==> flow/design.v <==
module clock(CLOCK_50, KEY, HEX0, HEX1, HEX2, HEX3, HEX4, HEX5);
parameter       DIV_CONST = 50_000_000;
input           CLOCK_50;
input   [1:0]   KEY;
output  [6:0]   HEX0, HEX1, HEX2, HEX3, HEX4, HEX5;
wire    [3:0]   sec0, sec1, min0, min1, hour0, hour1;  
wire            sec0_to_sec1, sec1_to_min0, min0_to_min1, min1_to_hour0, hour0_to_hour1;
wire            tick_1hz;
wire sys_clk    = CLOCK_50;
wire sys_rst_n  = KEY[1];
wire clr_hrs    = (8'h24 == {hour1, hour0}); 
counter #(.MAX_VAL(DIV_CONST-1), .WIDTH(26) ) freq_div(.i_clk (sys_clk), 
                                                        .i_rst_n (sys_rst_n), 
                                                        .i_srst (1'b0),
                                                        .i_cnt_en (1'b1), 
                                                        .o_data (),
                                                        .o_tick (tick_1hz)
                                                       );
counter #(.MAX_VAL(9), .WIDTH(4) ) sec_0(.i_clk (sys_clk), 
                                          .i_rst_n (sys_rst_n), 
                                          .i_srst (1'b0),
                                          .i_cnt_en (tick_1hz), 
                                          .o_data (sec0),
                                          .o_tick (sec0_to_sec1)
                                        );
counter #(.MAX_VAL(5), .WIDTH(4) ) sec_1(.i_clk (sys_clk), 
                                          .i_rst_n (sys_rst_n), 
                                          .i_srst (1'b0),
                                          .i_cnt_en (sec0_to_sec1),
                                          .o_data(sec1), 
                                          .o_tick (sec1_to_min0)
                                        );
counter #(.MAX_VAL(9), .WIDTH(4) ) min_0(.i_clk (sys_clk), 
                                          .i_rst_n (sys_rst_n), 
                                          .i_srst (1'b0),
                                          .i_cnt_en (sec1_to_min0), 
                                          .o_data(min0),
                                          .o_tick (min0_to_min1)
                                        );
counter #(.MAX_VAL(5), .WIDTH(4) ) min_1(.i_clk (sys_clk), 
                                          .i_rst_n (sys_rst_n), 
                                          .i_srst (1'b0),
                                          .i_cnt_en (min0_to_min1), 
                                          .o_data(min1),
                                          .o_tick (min1_to_hour0)
                                        );
counter #(.MAX_VAL(9), .WIDTH(4) ) hour_0(.i_clk (sys_clk), 
                                          .i_rst_n (sys_rst_n), 
                                          .i_srst (clr_hrs),
                                          .i_cnt_en (min1_to_hour0), 
                                          .o_data(hour0),
                                          .o_tick (hour0_to_hour1)
                                        );
counter #(.MAX_VAL(5), .WIDTH(4) ) hour_1(.i_clk (sys_clk), 
                                          .i_rst_n (sys_rst_n), 
                                          .i_srst (clr_hrs),
                                          .i_cnt_en (hour0_to_hour1), 
                                          .o_data(hour1),
                                          .o_tick ()
                                        );
dec_7seg    dec_sec_0(.i_dat (sec0), 
                      .o_seg (HEX0)
                      );
dec_7seg    dec_sec_1(.i_dat (sec1), 
                      .o_seg (HEX1)
                      );
dec_7seg    dec_min_0(.i_dat (min0), 
                      .o_seg (HEX2)
                      );
dec_7seg    dec_min_1(.i_dat (min1), 
                      .o_seg (HEX3)
                      );
dec_7seg    dec_hour_0(.i_dat (hour0), 
                      .o_seg (HEX4)
                      );
dec_7seg    dec_hour_1(.i_dat (hour1), 
                      .o_seg (HEX5)
                      );
endmodule
module counter(i_clk, i_rst_n, i_srst, i_cnt_en, o_tick, o_data);
parameter MAX_VAL = 7;
parameter WIDTH   = 4;
input               i_clk;
input               i_rst_n;
input               i_srst;
input               i_cnt_en;
output  [WIDTH-1:0] o_data;
output  reg         o_tick;
reg     [WIDTH-1:0] cnt;
wire    cnt_overflow = ((MAX_VAL == cnt) & i_cnt_en);
assign  o_data = cnt;
always @(posedge i_clk, negedge i_rst_n) begin
    if(~i_rst_n) begin
        o_tick <= 1'b0;
    end else begin
        if (cnt_overflow)
            o_tick <= 1'b1;
        else
            o_tick <= 1'b0;
    end
end
always @(posedge i_clk, negedge i_rst_n) begin
    if(~i_rst_n) begin
        cnt <= 0;
    end else begin
        if (cnt_overflow | i_srst)
            cnt <= 0;
        else if (i_cnt_en)
            cnt <= cnt + 1'b1;
    end
end
endmodule
module dec_7seg(i_dat, o_seg);
input       [3:0]   i_dat;
output  reg [6:0]   o_seg;
always @* begin
    case (i_dat)
        4'h0: o_seg = 7'b1000000;
        4'h1: o_seg = 7'b1111001;
        4'h2: o_seg = 7'b0100100;
        4'h3: o_seg = 7'b0110000;
        4'h4: o_seg = 7'b0011001;
        4'h5: o_seg = 7'b0010010;
        4'h6: o_seg = 7'b0000010;
        4'h7: o_seg = 7'b1111000;
        4'h8: o_seg = 7'b0000000;
        4'h9: o_seg = 7'b0011000;
        4'hA: o_seg = 7'b0001000;
        4'hB: o_seg = 7'b0000011;
        4'hC: o_seg = 7'b1000110;
        4'hD: o_seg = 7'b0100001;
        4'hE: o_seg = 7'b0000110;
        4'hF: o_seg = 7'b0001110;
    endcase
end
endmodule
Step by step through the tools: clock. Tool output for the design above, in the order of the flow. Line numbers count from 1 in the design file above. The mark n/a stands for no value.

Top: clock. Clock input: CLOCK_50. Standard-cell library: sky130hd. Timing corner: tt_025C_1v80.

After elaboration. Source: Yosys, flattened and elaborated, memories not mapped. Widths are those after wreduce. Registers that Yosys merges into a memory's read port (data or address) are not register bits. Print and check cells do not count. Equal cells are merged and count once. Memory sizes are those after Yosys's memory passes, which may raise the word count (mostly to a power of two), join words into wider ones and drop unused or constant bits.

The figure for mux-type cells is 19. The entry for $add $sub $neg reads 7. The entry for multiply operators reads 0. Under order comparisons stands 0. The figure for equality and inequality tests is 8. Bitwise gates (word level): 8. Under reduce/logical cells stands 6. Under shift operators stands 0. For div/mod/pow operators the number is 0.

Operator list (count): 4-bit two-way mux (12); 26-bit by 1-bit adder with 26-bit output (second input constant) (1); 26-bit == test (first input constant) (1); 26-bit two-way mux (1); 4-bit by 1-bit adder with 4-bit output (second input constant) (6); 2-bit nonzero test (6); 3-bit by 4-bit == test with 1-bit output (first input constant) (3); 4-bit == test (first input constant) (3); 6-bit by 8-bit == test with 1-bit output (first input constant) (1); 1-bit bitwise AND (6); 1-bit two-way mux (6); 1-bit OR (2).

Input bits: 3. Under memory cells stands 6. Under bits in read-only memories stands 672. For memory bits (writable) the number is 0. The entry for clocked read ports x word width reads 0. Flip-flop bits (word level): 56. Output and inout bits: 42. The entry for bits in latches reads 0.

Memories: (no name shown) (words 16, bits a word 7, read ports 1, wr ports 0, line 117) `case (i_dat)`; (no name shown) (words 16, bits a word 7, read ports 1, wr ports 0, line 117); (no name shown) (words 16, bits a word 7, read ports 1, wr ports 0, line 117); (no name shown) (words 16, bits a word 7, read ports 1, wr ports 0, line 117); (no name shown) (words 16, bits a word 7, read ports 1, wr ports 0, line 117); (no name shown) (words 16, bits a word 7, read ports 1, wr ports 0, line 117).

Logic depth. Yosys ltp: most cells in a row. Word level: on the elaborated netlist, between registers, memories and ports. Mapped: between sequential cells and ports; inverters and the memories' decode and read muxes count.

For depth in word-level cells the number is 4. The figure for ABC_AREA is 0. Under gate-level depth with buffers stands 7. For mapped depth without buffers the number is 7.

Netlist. Yosys stat after the flow's synthesis: flattened, memories mapped to cells. It holds for the ABC_AREA given above (unset counts as 0); a run with the other value may have another netlist.

The entry for flip-flop cells reads 56. The entry for mapped cells reads 465. Under cell area after synthesis stands 3955.0 um^2. Buffers: 22.

Cells by type: sky130_fd_sc_hd__dfrtp_1 (count 56, area in all 1.4E+03 um^2); sky130_fd_sc_hd__ha_1 (count 32, area in all 400.384 um^2); sky130_fd_sc_hd__o21ai_0 (count 52, area in all 260.25 um^2); sky130_fd_sc_hd__nand2_1 (count 58, area in all 217.709 um^2); sky130_fd_sc_hd__nor2_1 (count 57, area in all 213.955 um^2); sky130_fd_sc_hd__xnor2_1 (count 17, area in all 148.893 um^2); sky130_fd_sc_hd__mux2i_1 (count 14, area in all 140.134 um^2); sky130_fd_sc_hd__xor2_1 (count 12, area in all 105.101 um^2); sky130_fd_sc_hd__inv_1 (count 20, area in all 75.072 um^2); sky130_fd_sc_hd__a21oi_1 (count 14, area in all 70.067 um^2); sky130_fd_sc_hd__nand3_1 (count 14, area in all 70.067 um^2); sky130_fd_sc_hd__nor2b_1 (count 11, area in all 68.816 um^2); sky130_fd_sc_hd__clkbuf_1 (count 17, area in all 63.811 um^2); sky130_fd_sc_hd__a22o_1 (count 6, area in all 52.55 um^2); sky130_fd_sc_hd__or3b_2 (count 6, area in all 52.55 um^2); sky130_fd_sc_hd__and3_1 (count 8, area in all 50.048 um^2); sky130_fd_sc_hd__nand4_1 (count 8, area in all 50.048 um^2); sky130_fd_sc_hd__mux2_2 (count 4, area in all 45.043 um^2).

Not listed: further types 31, cells in them 59. By module: a second synthesis without flattening, with its own total; a netlist apart from the flattened one above.

Cells (unflattened synthesis): 474. Area (unflattened synthesis): 4391.7 um^2.

Each row is one instance without its submodules.

By module: dec_7seg (sequential area 0.0 um^2, area 255.2 um^2, times used 6, cells 34); counter (sequential area 675.6 um^2, area 1340.0 um^2, times used 1, cells 133); counter (sequential area 125.1 um^2, area 254.0 um^2, times used 3, cells 24); counter (sequential area 125.1 um^2, area 242.7 um^2, times used 3, cells 20); clock (sequential area 0.0 um^2, area 30.0 um^2, times used 1, cells 5).

Worst setup path after synthesis. OpenSTA on the mapped netlist: ideal clock, no wires. The path of least setup slack (recovery checks aside). Input and output delay are each 20% of the period. Register names are those of the netlist, which keeps one name where synthesis merged equal registers.

Kind: reg2out. Start point: register sec_0.cnt[1]. End point: output port HEX0[0]. The figure for setup slack is -0.101 ns. Data required time: 1.280 ns. The entry for path buffers reads 0. The entry for delay of the path reads 1.381 ns. The figure for stages on the path is 6. Under clock period stands 1.6 ns. Under launch time at the first pin stands 0.000 ns. The entry for arrival time reads 1.381 ns. The entry for synthesis period reached reads 1.701 ns.

"delay of the path" = arrival - input delay + setup time. A path that ends at an output port has no setup time. "stages on the path": output pins that drive a net of the path, with the launching flip-flop's if there is one; two outputs of one cell count as two. "synthesis period reached" = period - worst setup slack (recovery checks aside). The figure is calculated, with input and output delays left at 20% of the set period. Between the ends stands the longest chain of elaborated cells between them, by number of cells; it is not shown to be the way that was timed. Of several equally long chains one is given. A line is the first line of the expression or statement that the cell stems from. Yosys adds cells for indexed reads and writes and turns some case tables into memories. The chain passes a memory read, where the word-level depth is cut; so it can be longer than that depth. A register here has more assigning lines than the two given.

Cell sequence: sky130_fd_sc_hd__dfrtp_1 > sky130_fd_sc_hd__inv_1 > sky130_fd_sc_hd__ha_1 > sky130_fd_sc_hd__nor2_1 > sky130_fd_sc_hd__or3b_2 > sky130_fd_sc_hd__o21ai_0. The entry for cells in the longest elaborated chain reads 1. Under elaborated cells between the ends (all ways) stands 1. Those cells by class: 1 x memory.

RTL lines, path post-synthesis: start, declared (line 89) `reg     [WIDTH-1:0] cnt;`; start, assigned (line 104) `cnt <= 0;`; start, assigned (line 109) `cnt <= cnt + 1'b1;`; memory read 16 x 7 bit (line 117) `case (i_dat)`; end, declared (line 5) `output  [6:0]   HEX0, HEX1, HEX2, HEX3, HEX4, HEX5;`.

Worst path after layout. Path of least setup slack in the final report of entry A (OpenROAD, finished layout, wires in). Where an end is a register, its clock arrival counts in the times.

Kind: reg2out. Start point: register hour_1.cnt[0]. End point: output port HEX5[1]. Under launch time at the first pin stands 0.29 ns. Under clock period stands 2.6 ns. The figure for setup slack is 0.02 ns. The entry for path buffers reads 1. Data required time: 2.08 ns. The entry for arrival time reads 2.06 ns. The figure for stages on the path is 7.

Between the ends stands the longest chain of elaborated cells between them, by number of cells; it is not shown to be the way that was timed. Of several equally long chains one is given. The chain passes a memory read, where the word-level depth is cut; so it can be longer than that depth. A register here has more assigning lines than the two given.

Cell sequence: sky130_fd_sc_hd__dfrtp_2 > sky130_fd_sc_hd__inv_1 > sky130_fd_sc_hd__ha_1 > sky130_fd_sc_hd__nand2_1 > sky130_fd_sc_hd__o21ai_0 > sky130_fd_sc_hd__a32o_1 > sky130_fd_sc_hd__clkdlybuf4s50_1. The entry for cells in the longest elaborated chain reads 1. Under elaborated cells between the ends (all ways) stands 1. Those cells by class: 1 x memory.

RTL lines, path post-layout: start, declared (line 89) `reg     [WIDTH-1:0] cnt;`; start, assigned (line 104) `cnt <= 0;`; start, assigned (line 109) `cnt <= cnt + 1'b1;`; memory read 16 x 7 bit (line 117) `case (i_dat)`; end, declared (line 5) `output  [6:0]   HEX0, HEX1, HEX2, HEX3, HEX4, HEX5;`.

==> results <==
2 stored runs of clock in the flow (synthesis by Yosys, layout by OpenROAD, sky130hd cells), in arbitrary order. Constraints: input delay and output delay 20% of the set period each, output load 0.01 pF. "clock period reached": clock period set for the run, less the worst setup slack. It is reckoned from that one timing run; input and output delays stay at 20% of the period that was set. "worst path time" is the time allowed to the run's worst setup path (the clock period less input and output delay, where it has them) less its slack. Clock arrival times count: a late capture clock shortens it, a late launch clock lengthens it. "power consumption" is the tool's figure for a default switching activity; nothing was simulated.

Files of entry A:
==> flow/run.sh <==
#!/bin/bash
# the make line also repeats the synthesis and layout settings of config.mk as NAME=value (left out here)
make -C /OpenROAD-flow-scripts/flow DESIGN_CONFIG=/design/flow/config.mk WORK_HOME=/design/flow/orfs CLKGATE_MAP_FILE= finish
==> flow/config.mk <==
export PLATFORM = sky130hd
export DESIGN_NAME = clock
export DESIGN_NICKNAME = clock
export VERILOG_FILES = /design/flow/design.v
export SDC_FILE = /design/flow/constraint.sdc
export NUM_CORES = 4
export LEC_CHECK = 0
export CAP_MARGIN = 20
export CELL_PAD_IN_SITES_DETAIL_PLACEMENT = 2
export CORE_MARGIN = 4
export CORE_UTILIZATION = 31
export CTS_CLUSTER_DIAMETER = 59
export GPL_ROUTABILITY_DRIVEN = 1
export GPL_TIMING_DRIVEN = 1
export HOLD_SLACK_MARGIN = 0.24
export MAX_ROUTING_LAYER = met4
export PLACE_DENSITY_LB_ADDON = 0.19
export SLEW_MARGIN = 25
==> flow/constraint.sdc <==
create_clock -name core_clock -period 2.6 [get_ports {CLOCK_50}]
set_input_delay 0.5200 -clock core_clock [delete_from_list [all_inputs] [get_ports {CLOCK_50}]]
set_output_delay 0.5200 -clock core_clock [all_outputs]
set_load 0.01 [all_outputs]

Results of entry A. For the clock period reached the run shows 2.578 ns. The utilization in the final report comes to 40.6%. The post-route setup TNS reads 0.000 ns. The standard-cell area after layout reads 4978.5 um^2. The mapped cell area after synthesis comes to 3955.0 um^2. The worst path time comes to 2.06 ns. Class of the worst setup path: reg2out. The smallest setup slack comes to 0.022 ns. The power consumption stands at 0.001697 W. The die area is 14628.9 um^2. The measured worst hold slack after layout is 0.488 ns.

Files of entry B:
==> flow/run.sh <==
#!/bin/bash
# the make line also repeats the synthesis and layout settings of config.mk as NAME=value (left out here)
make -C /OpenROAD-flow-scripts/flow DESIGN_CONFIG=/design/flow/config.mk WORK_HOME=/design/flow/orfs CLKGATE_MAP_FILE= finish
==> flow/config.mk <==
export PLATFORM = sky130hd
export DESIGN_NAME = clock
export DESIGN_NICKNAME = clock
export VERILOG_FILES = /design/flow/design.v
export SDC_FILE = /design/flow/constraint.sdc
export NUM_CORES = 4
export LEC_CHECK = 0
export ABC_AREA = 0
export CAP_MARGIN = 20
export CORE_ASPECT_RATIO = 1.41
export CORE_MARGIN = 2
export CORE_UTILIZATION = 67
export GPL_ROUTABILITY_DRIVEN = 1
export GPL_TIMING_DRIVEN = 0
export MAX_ROUTING_LAYER = met5
export MIN_ROUTING_LAYER = met1
export PLACE_DENSITY_LB_ADDON = 0.17
export SLEW_MARGIN = 20
==> flow/constraint.sdc <==
create_clock -name core_clock -period 1.28 [get_ports {CLOCK_50}]
set_input_delay 0.2560 -clock core_clock [delete_from_list [all_inputs] [get_ports {CLOCK_50}]]
set_output_delay 0.2560 -clock core_clock [all_outputs]
set_load 0.01 [all_outputs]

Outcome of entry B: did not finish, clock tree synthesis stopped with DPL-0038.
